==> flow/design.v <==
module zoom_nn (
    input clk,
    input reset,
    input [2:0] fator,
    output reg [18:0] rom_addr,
    input [7:0] rom_data,
    output reg [18:0] ram_wraddr,
    output reg [7:0] ram_data,
    output reg ram_wren,
    output reg done
);
    parameter LARGURA = 160;
    parameter ALTURA  = 120;
    reg [11:0] NEW_LARG;
    reg [7:0] rom_data_reg;
    reg [10:0] linha, coluna, di, dj;
    always @(posedge clk or negedge reset) begin
        if (!reset) begin
            linha <= 0; coluna <= 0; di <= 0; dj <= 0;
            rom_addr <= 0; ram_wraddr <= 0;
            rom_data_reg <= 0; ram_data <= 0;
            ram_wren <= 0; done <= 0;
            NEW_LARG <= 0;
        end else begin
            rom_data_reg <= rom_data;
            if (NEW_LARG == 0)
                NEW_LARG <= LARGURA * fator;
            else if (!done) begin
                ram_wren <= 1;
                ram_data <= rom_data_reg;
                if (di == 0 && dj == 0)
                    rom_addr <= linha * LARGURA + coluna;
                ram_wraddr <= (linha * fator + di) * NEW_LARG + (coluna * fator + dj);
                if (dj == fator - 1) begin
                    dj <= 0;
                    if (di == fator - 1) begin
                        di <= 0;
                        if (coluna == LARGURA - 1) begin
                            coluna <= 0;
                            if (linha == ALTURA - 1) begin
                                linha <= 0;
                                done <= 1;
                            end else begin
                                linha <= linha + 1;
                            end
                        end else begin
                            coluna <= coluna + 1;
                        end
                    end else begin
                        di <= di + 1;
                    end
                end else begin
                    dj <= dj + 1;
                end
            end else begin
                ram_wren <= 0;
            end
        end
    end
endmodule
Tool chain data of zoom_nn --
The steps from the RTL of zoom_nn to its reports follow in flow order. Line numbers count from 1 in the design file above. Operators: Yosys type, input widths -> output width; for muxes data width and select width s. A cell with -- has no value.
Set-up: design top zoom_nn, clock port clk, standard-cell library sky130hd, corner tt_025C_1v80

After elaboration --
Source: Yosys, flattened and elaborated, memories not mapped. Widths are those after wreduce. Registers that Yosys merges into a memory's read port (data or address) are not register bits. Print and check cells do not count. Equal cells are merged and count once.
Operators by class: $add $sub $neg 9, multipliers 5, divide/modulo/power cells 0, $lt $le $gt $ge 0, eq/ne operators 4, shift-type cells 0, muxes and demuxes 10, bitwise gates (word level) 2, reduce/logical cells 9
Operator list (number):
- $mul 15x7->14 | 1
- $mul 11x3->14 | 2
- $eq 11x32->1 | 2
- $add 11x1->11 const B | 4
- $mux 11 | 4
- $mul 11x3->14 const B | 1
- $add 14x11->15 | 2
- $logic_not 11->1 | 2
- $add 19x11->19 | 1
- $add 19x15->19 | 1
- $mul 3x3->6 const A | 1
- $logic_not 12->1 | 1
- $eq 11x7->1 const B | 1
- $eq 11x8->1 const B | 1
- $reduce_and 3->1 | 2
- $mux 1 | 6
- $reduce_and 5->1 | 1
- $sub 3x1->4 const B | 1
- $reduce_and 4->1 | 1
- $not 1->1 | 2
- $reduce_and 2->1 | 1
- $logic_and 1x1->1 | 1
Storage and ports: register bits after elaboration 107, latch bits 0, RAM bits 0, memory bits (read-only) 0, clocked read ports x word width 0, memories kept 0, output and inout port bits 48

Depth --
Longest topological path by Yosys (ltp), each cell counted once; first at word level (registers and memories cut), then after technology mapping (sequential cells cut; the memories' decode and read muxes count).
Depth: word-level depth 6, ABC_AREA 0, mapped depth 34

Netlist --
Yosys stat after the flow's synthesis: flattened, memories mapped to cells. It holds for the ABC_AREA given above (unset counts as 0); a run with the other value may have another netlist. The area totals of this step are shown rounded.
Synthesis totals: standard cells after synthesis 1104, cell area after synthesis 10100 sq um, mapped flip-flops 106, buffers 33
Cell types:
- sky130_fd_sc_hd__dfrtp_1 | number 106, total area 2.65E+03 sq um
- sky130_fd_sc_hd__fa_1 | number 83, total area 1.66E+03 sq um
- sky130_fd_sc_hd__ha_1 | number 103, total area 1.29E+03 sq um
- sky130_fd_sc_hd__nand2_1 | number 164, total area 615.59 sq um
- sky130_fd_sc_hd__and2_1 | number 89, total area 556.784 sq um
- sky130_fd_sc_hd__inv_1 | number 143, total area 536.765 sq um
- sky130_fd_sc_hd__xnor2_1 | number 57, total area 499.229 sq um
- sky130_fd_sc_hd__o21ai_0 | number 56, total area 280.269 sq um
- sky130_fd_sc_hd__xor2_1 | number 25, total area 218.96 sq um
- sky130_fd_sc_hd__a21o_1 | number 21, total area 157.651 sq um
- sky130_fd_sc_hd__nor2_1 | number 38, total area 142.637 sq um
- sky130_fd_sc_hd__nand3_1 | number 25, total area 125.12 sq um
- sky130_fd_sc_hd__a21oi_1 | number 24, total area 120.115 sq um
- sky130_fd_sc_hd__clkbuf_1 | number 22, total area 82.579 sq um
- sky130_fd_sc_hd__nand4_1 | number 12, total area 75.072 sq um
- sky130_fd_sc_hd__xnor3_1 | number 3, total area 67.565 sq um
- sky130_fd_sc_hd__nor3_1 | number 13, total area 65.062 sq um
- sky130_fd_sc_hd__or4_1 | number 7, total area 52.55 sq um
Not listed: further types 43, cells in them 113.

Timing after synthesis --
Path of least setup slack by OpenSTA after synthesis, without wires, with an ideal clock, recovery checks aside; 20% of the period is set as input and as output delay. Where synthesis merged equal registers, the netlist keeps one of their names.
Path post-synthesis: kind input to register, start in fator[2], end reg ram_wraddr[18], period 9280 ps, library setup time 134 ps, time at the first pin 1856 ps, data arrival time 9429 ps, required time 9146 ps, setup slack -283 ps, delay of the path 7707 ps, driving pins on the path 33, path buffers 1, synthesis period reached 9563 ps
"delay of the path" is the arrival time less input delay plus setup time. "driving pins on the path" counts driving pins, that of a launching flip-flop among them; a cell with two outputs on the path counts twice. "synthesis period reached" = period - worst setup slack (recovery checks aside). The figure is calculated, with input and output delays left at 20% of the set period. The rows between start and end are the longest chain of elaborated cells between them; the timing report does not say that the signal goes this way. Where chains are equally long, one stands for them. Each line given opens the expression or statement behind the cell; cells for indexed reads and writes are added by Yosys, which also makes memories of some case tables.
On the way, post-synthesis: path through sky130_fd_sc_hd__clkbuf_1 sky130_fd_sc_hd__nand2_1 sky130_fd_sc_hd__fa_1 sky130_fd_sc_hd__inv_1 sky130_fd_sc_hd__fa_1 sky130_fd_sc_hd__fa_1 sky130_fd_sc_hd__a21o_1 sky130_fd_sc_hd__a211oi_1 sky130_fd_sc_hd__nor2_1 sky130_fd_sc_hd__and2_1 sky130_fd_sc_hd__fa_1 sky130_fd_sc_hd__inv_1 sky130_fd_sc_hd__fa_1 sky130_fd_sc_hd__inv_1 sky130_fd_sc_hd__fa_1 sky130_fd_sc_hd__inv_1 sky130_fd_sc_hd__fa_1 sky130_fd_sc_hd__inv_1 sky130_fd_sc_hd__ha_1 sky130_fd_sc_hd__inv_1 sky130_fd_sc_hd__a21oi_1 sky130_fd_sc_hd__nand2b_1 sky130_fd_sc_hd__fa_1 sky130_fd_sc_hd__inv_1 sky130_fd_sc_hd__ha_1 sky130_fd_sc_hd__ha_1 sky130_fd_sc_hd__and2_1 sky130_fd_sc_hd__o21ai_0 sky130_fd_sc_hd__o21ai_0 sky130_fd_sc_hd__o41ai_1 sky130_fd_sc_hd__nor4_1 sky130_fd_sc_hd__xnor3_1 sky130_fd_sc_hd__o21ai_0, cells in the longest elaborated chain 4, elaborated cells on any way between the ends 6, classes of those cells add/sub: 3; mul: 3
RTL lines, path post-synthesis:
- from (decl) | RTL line 4 | input [2:0] fator,
- $mul 11x3->14 | RTL line 33 | ram_wraddr <= (linha * fator + di) * NEW_LARG + (coluna * fator + dj);
- $add 14x11->15 | RTL line 33
- $mul 15x7->14 | RTL line 33
- $add 19x15->19 | RTL line 33
- to (assign) | RTL line 20 | rom_addr <= 0; ram_wraddr <= 0;
- to (assign) | RTL line 33
- to (decl) | RTL line 7 | output reg [18:0] ram_wraddr,

Timing after layout --
Path of least setup slack in the final report of record 1 (OpenROAD, finished layout, wires in). Where an end is a register, its clock arrival counts in the times. The report prints the path's times to 10 ps; the period is as set.
Path post-layout: kind input to register, start in fator[0], end reg ram_wraddr[18], period 9460 ps, library setup time 130 ps, time at the first pin 1890 ps, data arrival time 9000 ps, required time 9680 ps, setup slack 680 ps, driving pins on the path 35, path buffers 2
The rows between start and end are the longest chain of elaborated cells between them; the timing report does not say that the signal goes this way. Where chains are equally long, one stands for them.
On the way, post-layout: path through sky130_fd_sc_hd__buf_12 sky130_fd_sc_hd__clkbuf_16 sky130_fd_sc_hd__and2_1 sky130_fd_sc_hd__fa_1 sky130_fd_sc_hd__inv_1 sky130_fd_sc_hd__fa_1 sky130_fd_sc_hd__inv_2 sky130_fd_sc_hd__ha_4 sky130_fd_sc_hd__nor2b_4 sky130_fd_sc_hd__nor2_4 sky130_fd_sc_hd__xnor2_4 sky130_fd_sc_hd__and2_4 sky130_fd_sc_hd__fa_1 sky130_fd_sc_hd__inv_1 sky130_fd_sc_hd__fa_1 sky130_fd_sc_hd__inv_1 sky130_fd_sc_hd__fa_1 sky130_fd_sc_hd__inv_1 sky130_fd_sc_hd__fa_1 sky130_fd_sc_hd__inv_2 sky130_fd_sc_hd__ha_4 sky130_fd_sc_hd__inv_4 sky130_fd_sc_hd__a21oi_4 sky130_fd_sc_hd__nand2b_4 sky130_fd_sc_hd__fa_1 sky130_fd_sc_hd__inv_2 sky130_fd_sc_hd__ha_4 sky130_fd_sc_hd__ha_4 sky130_fd_sc_hd__and2_4 sky130_fd_sc_hd__o21ai_4 sky130_fd_sc_hd__o21ai_4 sky130_fd_sc_hd__o41ai_4 sky130_fd_sc_hd__nor4_2 sky130_fd_sc_hd__xnor3_1 sky130_fd_sc_hd__o21ai_1, cells in the longest elaborated chain 4, elaborated cells on any way between the ends 6, classes of those cells add/sub: 3; mul: 3
RTL lines, path post-layout:
- from (decl) | RTL line 4 | input [2:0] fator,
- $mul 11x3->14 | RTL line 33 | ram_wraddr <= (linha * fator + di) * NEW_LARG + (coluna * fator + dj);
- $add 14x11->15 | RTL line 33
- $mul 15x7->14 | RTL line 33
- $add 19x15->19 | RTL line 33
- to (assign) | RTL line 20 | rom_addr <= 0; ram_wraddr <= 0;
- to (assign) | RTL line 33
- to (decl) | RTL line 7 | output reg [18:0] ram_wraddr,

Design zoom_nn on sky130hd. What follows are 2 stored runs of the flow, each under its own settings; their order means nothing. The constraints put input and output delay at 20% of the set period each and load the outputs with 0.01 pF.
"achieved clock period" = clock period - worst setup slack. The figure is calculated, with input and output delays left at 20% of the set period.
"worst path time" is the time allowed to the run's worst setup path (the clock period less input and output delay, where it has them) less its slack. Clock arrival times count: a late capture clock shortens it, a late launch clock lengthens it.
"worst path time" is given in steps of 10 ps.
The results are shown rounded.

[record 1] flow files
==> flow/run.sh <==
#!/bin/bash
# the make line also repeats the synthesis and layout settings of config.mk as NAME=value (left out here)
make -C /OpenROAD-flow-scripts/flow DESIGN_CONFIG=/design/flow/config.mk WORK_HOME=/design/flow/orfs CLKGATE_MAP_FILE= finish
==> flow/config.mk <==
export PLATFORM = sky130hd
export DESIGN_NAME = zoom_nn
export DESIGN_NICKNAME = zoom_nn
export VERILOG_FILES = /design/flow/design.v
export SDC_FILE = /design/flow/constraint.sdc
export NUM_CORES = 4
export LEC_CHECK = 0
export CAP_MARGIN = 20
export CORE_MARGIN = 7
export CORE_UTILIZATION = 47
export CTS_CLUSTER_DIAMETER = 138
export GPL_TIMING_DRIVEN = 0
export MAX_ROUTING_LAYER = met5
export MIN_ROUTING_LAYER = met2
export SETUP_SLACK_MARGIN = 1.62
export SLEW_MARGIN = 20
export TNS_END_PERCENT = 90
==> flow/constraint.sdc <==
create_clock -name core_clock -period 9.46 [get_ports {clk}]
set_input_delay 1.8920 -clock core_clock [delete_from_list [all_inputs] [get_ports {clk}]]
set_output_delay 1.8920 -clock core_clock [all_outputs]
set_load 0.01 [all_outputs]

[record 1] result: worst path time 6880 ps; critical path kind input to register; utilization in the final report 57.8 %; die footprint 25700 sq um; setup total negative slack 0 ps; synthesis area 10100 sq um; achieved clock period 8777 ps; lowest setup slack 683 ps; std-cell area (final layout) 12100 sq um; smallest hold slack 440 ps

[record 2] flow files
==> flow/run.sh <==
#!/bin/bash
# the make line also repeats the synthesis and layout settings of config.mk as NAME=value (left out here)
make -C /OpenROAD-flow-scripts/flow DESIGN_CONFIG=/design/flow/config.mk WORK_HOME=/design/flow/orfs CLKGATE_MAP_FILE= finish
==> flow/config.mk <==
export PLATFORM = sky130hd
export DESIGN_NAME = zoom_nn
export DESIGN_NICKNAME = zoom_nn
export VERILOG_FILES = /design/flow/design.v
export SDC_FILE = /design/flow/constraint.sdc
export NUM_CORES = 4
export LEC_CHECK = 0
export CAP_MARGIN = 20
export CORE_MARGIN = 2
export CORE_UTILIZATION = 47
export SLEW_MARGIN = 20
==> flow/constraint.sdc <==
create_clock -name core_clock -period 10.7 [get_ports {clk}]
set_input_delay 2.1400 -clock core_clock [delete_from_list [all_inputs] [get_ports {clk}]]
set_output_delay 2.1400 -clock core_clock [all_outputs]
set_load 0.01 [all_outputs]

[record 2] result: worst path time 8010 ps; critical path kind input to register; utilization in the final report 53.5 %; die footprint 22600 sq um; setup total negative slack 0 ps; synthesis area 10100 sq um; achieved clock period 10154 ps; lowest setup slack 546 ps; std-cell area (final layout) 11300 sq um; smallest hold slack 442 ps
